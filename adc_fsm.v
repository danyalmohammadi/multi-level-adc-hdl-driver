==> flow/design.v <==
`timescale 1ns / 1ps
module adc_fsm ( clk, rst, start_fsm, stop_sampling, samplingInProcess, configInProcess, CSnot, SCLK, SSTRB, 
							DIN, DOUT, ADC_ValueCH1, ADC_ValueCH2, ADC_ValueCH3 , sample_updated  );
input 										clk ;								 
input 										rst ;								 
input 										start_fsm ;						 
input 										stop_sampling ;				 
input 										DOUT ;							 
output 		reg 						 	SSTRB;							 
output 		reg 						 	DIN;								 
output 			 						 	SCLK;								 
output 			 						 	CSnot;							 
output		reg							samplingInProcess = LOW;	 
output		reg							configInProcess = LOW;		 
output		reg	[15:0]				ADC_ValueCH1 = 16'd0;		 
output		reg	[15:0]				ADC_ValueCH2 = 16'd0;		 
output		reg	[15:0]				ADC_ValueCH3 = 16'd0;  		 
output 										sample_updated;				 
				reg	[15:0]				ADC_ValueCH1_temp = 16'd0;	 
				reg	[15:0]				ADC_ValueCH2_temp = 16'd0;	 
				reg	[15:0]				ADC_ValueCH3_temp = 16'd0;  
				reg [7:0]	ChannelConfig					= 8'd0;
parameter ADC_channel0 = 4'b0001;
parameter ADC_channel1 = 4'b1001;
parameter ADC_channel2 = 4'b0101;
parameter ADC_config0 = 4'b1100;													 
parameter ADC_config1 = 4'b1100;
parameter ADC_config2 = 4'b1100;
parameter config_config_ADC0 = { ADC_config0 , ADC_channel0 };			 
parameter config_config_ADC1 = { ADC_config1 , ADC_channel1 };			 
parameter config_config_ADC2 = { ADC_config2 , ADC_channel2 };			 
parameter config_sample_ADC0 = { 	4'd0 , ADC_channel0 };	 			 
parameter config_sample_ADC1 = {  	4'd0 , ADC_channel0 };	 			 
parameter config_sample_ADC2 = {  	4'd0 , ADC_channel0 };	 			 
				reg 			start_transmit_config 		= LOW;											
				reg 			start_transmit_sampling 	= LOW;
	parameter	HIGH 			= 1'b1;
	parameter 	LOW 			= 1'b0;
			reg done_config = LOW;
			reg done_spi = LOW;
   parameter 	state0 		= 2'b00;											 
   parameter 	state1 		= 2'b01;											 
   parameter 	state2 		= 2'b10;											 
   (* FSM_ENCODING="SEQUENTIAL", SAFE_IMPLEMENTATION="NO" *) reg [1:0] state = state0;
   always@(posedge clk)
      if (rst || stop_sampling) begin										 
         state <= state0;
         samplingInProcess <= LOW;
			configInProcess <= LOW;
      end
      else
         (* FULL_CASE, PARALLEL_CASE *) case (state)
            state0 : begin
               if (start_fsm)
                  state <= state1;
               else
               state <= state0;
               samplingInProcess <= LOW;
					configInProcess <= LOW;
            end
            state1 : begin														
               if (done_config)
                  state <= state2;
               else
                  state <= state1;
               samplingInProcess <= LOW;
					configInProcess <= HIGH;
            end
            state2 : begin														 
               if (stop_sampling)
                  state <= state0;
               else
                  state <= state2;
               samplingInProcess <= HIGH;
					configInProcess <= LOW;
            end
         endcase
   parameter config_state0 = 3'b000;												 
   parameter config_ch1 	= 3'b001;
   parameter config_ch2 	= 3'b010;
   parameter config_ch3 	= 3'b011;
   parameter config_idle 	= 3'b100;												 
  reg [2:0] config_state = config_state0;
   always@(posedge clk)
      if (rst || stop_sampling) begin
         config_state <= config_state0;
			done_config <= LOW;
      end
      else
 case (config_state)
            config_state0 : begin
               if (state==state1)													 
						begin
                  config_state <= config_ch1;
						start_transmit_config <= HIGH;
						ChannelConfig_config = config_config_ADC0;
						end
               else
                  begin
						config_state <= config_state0;
						start_transmit_config <= LOW;
						end
            end
            config_ch1 : begin
               if (done_spi)
                  begin
						config_state <= config_ch2;
						start_transmit_config <= HIGH;
						ChannelConfig_config = config_config_ADC1;
						end
               else
						begin
                  config_state <= config_ch1;
						done_config <= LOW;
						start_transmit_config <= LOW;
						end
            end
            config_ch2 : begin
               if (done_spi)
						begin
                  config_state <= config_ch3;
						start_transmit_config <= HIGH;		
						ChannelConfig_config = config_config_ADC2;						
						end
               else
						begin
                  config_state <= config_ch2;
						done_config <= LOW;
						start_transmit_config <= LOW;						
						end
            end
            config_ch3 : begin
               if (done_spi)
						begin
						config_state <= config_idle;
						done_config <= LOW;
						start_transmit_config <= LOW;
						end
               else
						begin
						config_state <= config_ch3;
						done_config <= LOW;
						start_transmit_config <= LOW;						
						end
            end
				 config_idle : 																		 
					begin
               	config_state <= config_idle;
						done_config <= HIGH;
					end
         endcase
   parameter sampling_state0 			= 3'b000;
   parameter sampling_ch1 				= 3'b001;
   parameter sampling_ch2 				= 3'b010;
   parameter sampling_ch3 				= 3'b011;
   parameter sampling_wait 			= 3'b100;										 
 reg [2:0] sampling_state = sampling_state0;
	reg [9:0] counter = 10'd0;
	always@(posedge clk)
      if (rst || stop_sampling) begin
         sampling_state <= sampling_state0;
			start_transmit_sampling <= LOW;
			counter <= 7'd0;
      end
      else
         case (sampling_state)
            sampling_state0 : begin
               if (state==state2) 
						begin
                  sampling_state <= sampling_ch1;
						start_transmit_sampling <= HIGH;
						ChannelConfigSample = config_sample_ADC0;
						end
               else
						begin
                  sampling_state <= sampling_state0;
						start_transmit_sampling <= LOW;
						end
            end
            sampling_ch1 : begin
               if (done_spi)
                  begin
						sampling_state <= sampling_ch2;
						start_transmit_sampling <= HIGH;
						ChannelConfigSample = config_sample_ADC1;
						end
               else 
						begin
                  sampling_state <= sampling_ch1;
						start_transmit_sampling <= LOW;
						end
            end
            sampling_ch2 : begin
               if (done_spi)
                  begin
						sampling_state <= sampling_ch3;
						start_transmit_sampling <= HIGH;
						ChannelConfigSample = config_sample_ADC2;
						end
               else
                  begin
						sampling_state <= sampling_ch2;
						start_transmit_sampling <= LOW;
						end
            end
				sampling_ch3 : begin
               if (done_spi)
						begin
                  sampling_state <= sampling_wait;
						start_transmit_sampling <= LOW;
						end
               else
                  begin
						sampling_state <= sampling_ch3;
						start_transmit_sampling <= LOW;
						end
            end
				sampling_wait : begin
               if (counter == 10'd90)		 
						begin
                  sampling_state <= sampling_state0;
						counter <= 10'd0;
						start_transmit_sampling <= LOW;						
						end
               else
						begin
                  counter <= counter + 10'd1;
						sampling_state <= sampling_wait;
						start_transmit_sampling <= LOW;
						end
            end
         endcase
assign sample_updated = (counter == 10'd1)? HIGH : LOW;
reg [7:0] ChannelConfig_config = 8'd0;							
reg [7:0] ChannelConfigSample = 8'd0;							
 always @ (posedge clk)
 if (rst)
 ChannelConfig <= 8'd0;
 else if( start_transmit_config)
 ChannelConfig <= ChannelConfig_config;					 
 else
  ChannelConfig <= ChannelConfigSample;					 
	parameter state1_adc 		= 2'b00;
   parameter state2_adc 		= 2'b01;
   parameter state3_adc 		= 2'b10;
	parameter incr 		= 6'd1;
	reg 			[5:0] counter_adc = 6'd0;
	reg DIN_start = LOW;
	reg reg_sclk = LOW;
	reg reg_CSnot = HIGH;
  reg [1:0] state_adc = state1_adc;
   always@(posedge clk)
      if (rst) begin
         state_adc <= state1_adc;
			reg_sclk 	<= LOW;
			SSTRB <= LOW;
			done_spi <= LOW;
      end
      else
  case (state_adc)
            state1_adc : begin
               if (start_transmit_sampling || start_transmit_config)						 
                  begin
						state_adc 		<= state2_adc;
						reg_sclk 	<= LOW;
						SSTRB 		<= LOW;
						DIN_start	<= LOW;
						done_spi <= LOW;
						end
               else
					begin
                  state_adc 		<= state1_adc;
						reg_sclk 	<= LOW;
						SSTRB 		<= LOW;
						DIN_start	<= LOW;
						done_spi <= LOW;
					end
            end
            state2_adc : begin
               if (counter_adc <  6'd32)
						begin
							if (counter_adc >= 6'd7)	
								begin
								DIN_start	<= LOW;
								end
							else 
								begin 
								DIN_start	<= HIGH;
								end
                  state_adc <= state2_adc;
						counter_adc <= counter_adc + incr;
						reg_sclk 	<= HIGH;
						SSTRB <= LOW;
						done_spi <= LOW;
						end
               else if (counter_adc == 6'd32)
                  begin
						state_adc <= state3_adc;
						reg_sclk 	<= LOW;
						SSTRB <= LOW;
						done_spi <= LOW;
						end
            end
            state3_adc : begin
						counter_adc <= 6'd0;
                  state_adc <= state1_adc;
						reg_sclk 	<= LOW;
						SSTRB <= LOW;
						done_spi <= HIGH;
            end
         endcase
	assign CSnot = (state_adc == state1_adc || ( counter_adc == 6'd32 && reg_CSnot))? HIGH :LOW;
	assign SCLK = ( reg_sclk ) ? clk : LOW; 
	parameter piso_shift = 8;
   reg [piso_shift-2:0] reg_DIN = 7'd0;
   always @(negedge clk)
      if (state_adc == state2_adc && ~DIN_start && counter_adc == 6'd0) begin
         reg_DIN <= ChannelConfig[piso_shift-1:1];
         DIN    <= ChannelConfig[0];
      end
      else if (DIN_start) begin
         reg_DIN <= {1'b0, reg_DIN[piso_shift-2:1]};
         DIN   <= reg_DIN[0];
			end
		else if (state_adc == state2_adc)
			  begin
         DIN   <= LOW;
			end
		else
			DIN <= LOW;    
    parameter shift = 16;
   reg [shift-1:0] reg_adc_value = 16'd0;
   always @(negedge clk)
	if (rst) begin
	reg_CSnot <= LOW;
	reg_adc_value <= 16'd0;
	end
	else if (counter_adc >= 6'd16 && counter_adc <= 6'd32 && (state_adc!=state3_adc) )
      begin
			if (counter_adc == 6'd32)
				begin
				reg_CSnot <= HIGH;
				end
			else
				begin
				reg_CSnot <= LOW;
				end
			reg_adc_value  <= { reg_adc_value[shift-2:0], DOUT};
		end
	else 
		begin
		reg_adc_value <= reg_adc_value;
		end
always @ (posedge clk)
	if (rst) 
		begin 
		ADC_ValueCH1 	= 16'd0;
		ADC_ValueCH2	= 16'd0;
		ADC_ValueCH3	= 16'd0;
		end
	else if (sampling_state == sampling_ch1)
				ADC_ValueCH1_temp = reg_adc_value;
	else if (sampling_state == sampling_ch2)	
				ADC_ValueCH2_temp = reg_adc_value;	
	else if (sampling_state == sampling_ch3)				
				ADC_ValueCH3_temp = reg_adc_value;
	else if(sampling_state == sampling_wait)
				begin 
				ADC_ValueCH1 = ADC_ValueCH1_temp;
				ADC_ValueCH2 = ADC_ValueCH2_temp;
				ADC_ValueCH3 = ADC_ValueCH3_temp;
				end
endmodule
# From RTL to reports: adc_fsm
# The steps from the RTL of adc_fsm to its reports follow in flow order.
# Lines are those of the file above, counted from 1.
# Operators carry their Yosys type and port widths (W data, S select, Z words).
# Library cell names are shortened.
# Not given: n/a
[design] top_module="adc_fsm" clock_port="clk" cell_library="sky130hd" lib_corner="tt_025C_1v80"

# After elaboration
# Counts by Yosys on the flattened word-level netlist (proc, flatten, opt, wreduce; memories kept). Register bits leave out memories and registers merged into their read ports (data or address). Print and check cells are left out.
[bits] regBits=180 wordCells=163 in_bits=5 out_inout_bits=55
[classes] n_mux=53 eq_ne=24 logic=6 cmp=4 n_reduce_logical=46 add_sub_neg=2
[ops] op="$mux W8" count=6
[ops] op="$pmux W3 S5" count=2
[ops] op="$pmux W8 S3" count=1
[ops] op="$mux W1" count=20
[ops] op="$pmux W8 S2" count=1
[ops] op="$ne A2 B2 Y1 const B" count=7
[ops] op="$reduce_bool A2 Y1" count=7
[ops] op="$mux W7" count=2
[ops] op="$reduce_or A2 Y1" count=6
[ops] op="$eq A3 B2 Y1 const B" count=4
[ops] op="$reduce_and A4 Y1" count=3
[ops] op="$reduce_bool A4 Y1" count=3
[ops] op="$pmux W6 S2" count=1
[ops] op="$pmux W2 S3" count=2
[ops] op="$pmux W1 S3" count=4
[ops] op="$add A10 B1 Y10 const B" count=1
[ops] op="$eq A10 B1 Y1 const B" count=1
[ops] op="$eq A10 B7 Y1 const B" count=1
[ops] op="$reduce_and A2 Y1" count=5
[ops] op="$reduce_bool A5 Y1" count=2
[ops] op="$mux W10" count=1
[ops] op="$pmux W1 S2" count=5
[ops] op="$mux W2" count=5
[ops] op="$reduce_and A3 Y1" count=3
[ops] op="$reduce_bool A3 Y1" count=3
[ops] op="$not A1 Y1" count=6
[ops] op="$eq A3 B1 Y1 const B" count=2
[ops] op="$eq A3 B3 Y1 const B" count=2
# Other operator kinds: 18; their cells: 29.

# Depth
# Yosys ltp: most cells in a row. Word level: on the elaborated netlist, between registers, memories and ports. Mapped: between sequential cells and ports; inverters and the memories' decode and read muxes count.
[depth] word_depth=4 ABC_AREA=0 depth_mapped=8

# After synthesis
# The flow's flattened synthesis, as Yosys stat reports it; memories are mapped. The netlist is that of the ABC_AREA named above (0 if unset); the other value can give another one.
[mapped] area_um2=6226.0 cell_count=581 flip_flops=163
[by_type] cell_type="edfxtp_1" count=67 area_total_um2=2011.93
[by_type] cell_type="dfxtp_1" count=96 area_total_um2=1.92E+03
[by_type] cell_type="nand2_1" count=108 area_total_um2=405.389
[by_type] cell_type="a21oi_1" count=64 area_total_um2=320.307
[by_type] cell_type="mux2i_1" count=22 area_total_um2=220.211
[by_type] cell_type="ha_1" count=13 area_total_um2=162.656
[by_type] cell_type="nor2_1" count=33 area_total_um2=123.869
[by_type] cell_type="nand2b_1" count=19 area_total_um2=118.864
[by_type] cell_type="clkbuf_1" count=29 area_total_um2=108.854
[by_type] cell_type="inv_1" count=18 area_total_um2=67.565
[by_type] cell_type="xnor2_1" count=7 area_total_um2=61.309
[by_type] cell_type="nor3_1" count=11 area_total_um2=55.053
[by_type] cell_type="o21ai_0" count=11 area_total_um2=55.053
[by_type] cell_type="and2_1" count=8 area_total_um2=50.048
[by_type] cell_type="nor2b_1" count=7 area_total_um2=43.792
[by_type] cell_type="xor2_1" count=5 area_total_um2=43.792
[by_type] cell_type="nand3_1" count=7 area_total_um2=35.034
[by_type] cell_type="mux2_4" count=2 area_total_um2=30.029
# Other cell types: 32; their cells: 54.

Subject: flow runs of adc_fsm

Hi,

Flow measurements of adc_fsm on sky130hd: 2 stored runs with different settings, listed in no order. Input and output delays are each 20% of the period that was set; the output load is 0.01 pF.
"power" is the tool's figure for a default switching activity; nothing was simulated.
[flow run 1] settings: period_ns=2.86, CORE_UTILIZATION=72, PLACE_DENSITY_LB_ADDON=0.2, CELL_PAD_IN_SITES_DETAIL_PLACEMENT=1, TNS_END_PERCENT=70, CTS_CLUSTER_DIAMETER=178, SLEW_MARGIN=40, CAP_MARGIN=20, CORE_MARGIN=2
[flow run 1] result: did not finish, placement stopped with DPL-0033
[flow run 2] settings: period_ns=3.66, CORE_UTILIZATION=38, PLACE_DENSITY_LB_ADDON=0.03, CORE_MARGIN=9, ABC_AREA=1, GPL_TIMING_DRIVEN=1, CTS_CLUSTER_DIAMETER=387, MAX_ROUTING_LAYER=met4, CAP_MARGIN=20, SLEW_MARGIN=20
[flow run 2] result: chip area after synthesis (Yosys) 6379.9 um^2, die area 21776.9 um^2, standard-cell area of the final layout 7982.7 um^2, utilization 49.4%, worst setup slack after layout -122 ps, total negative slack -122 ps, worst hold slack 460 ps, power 4200 µW

Regards
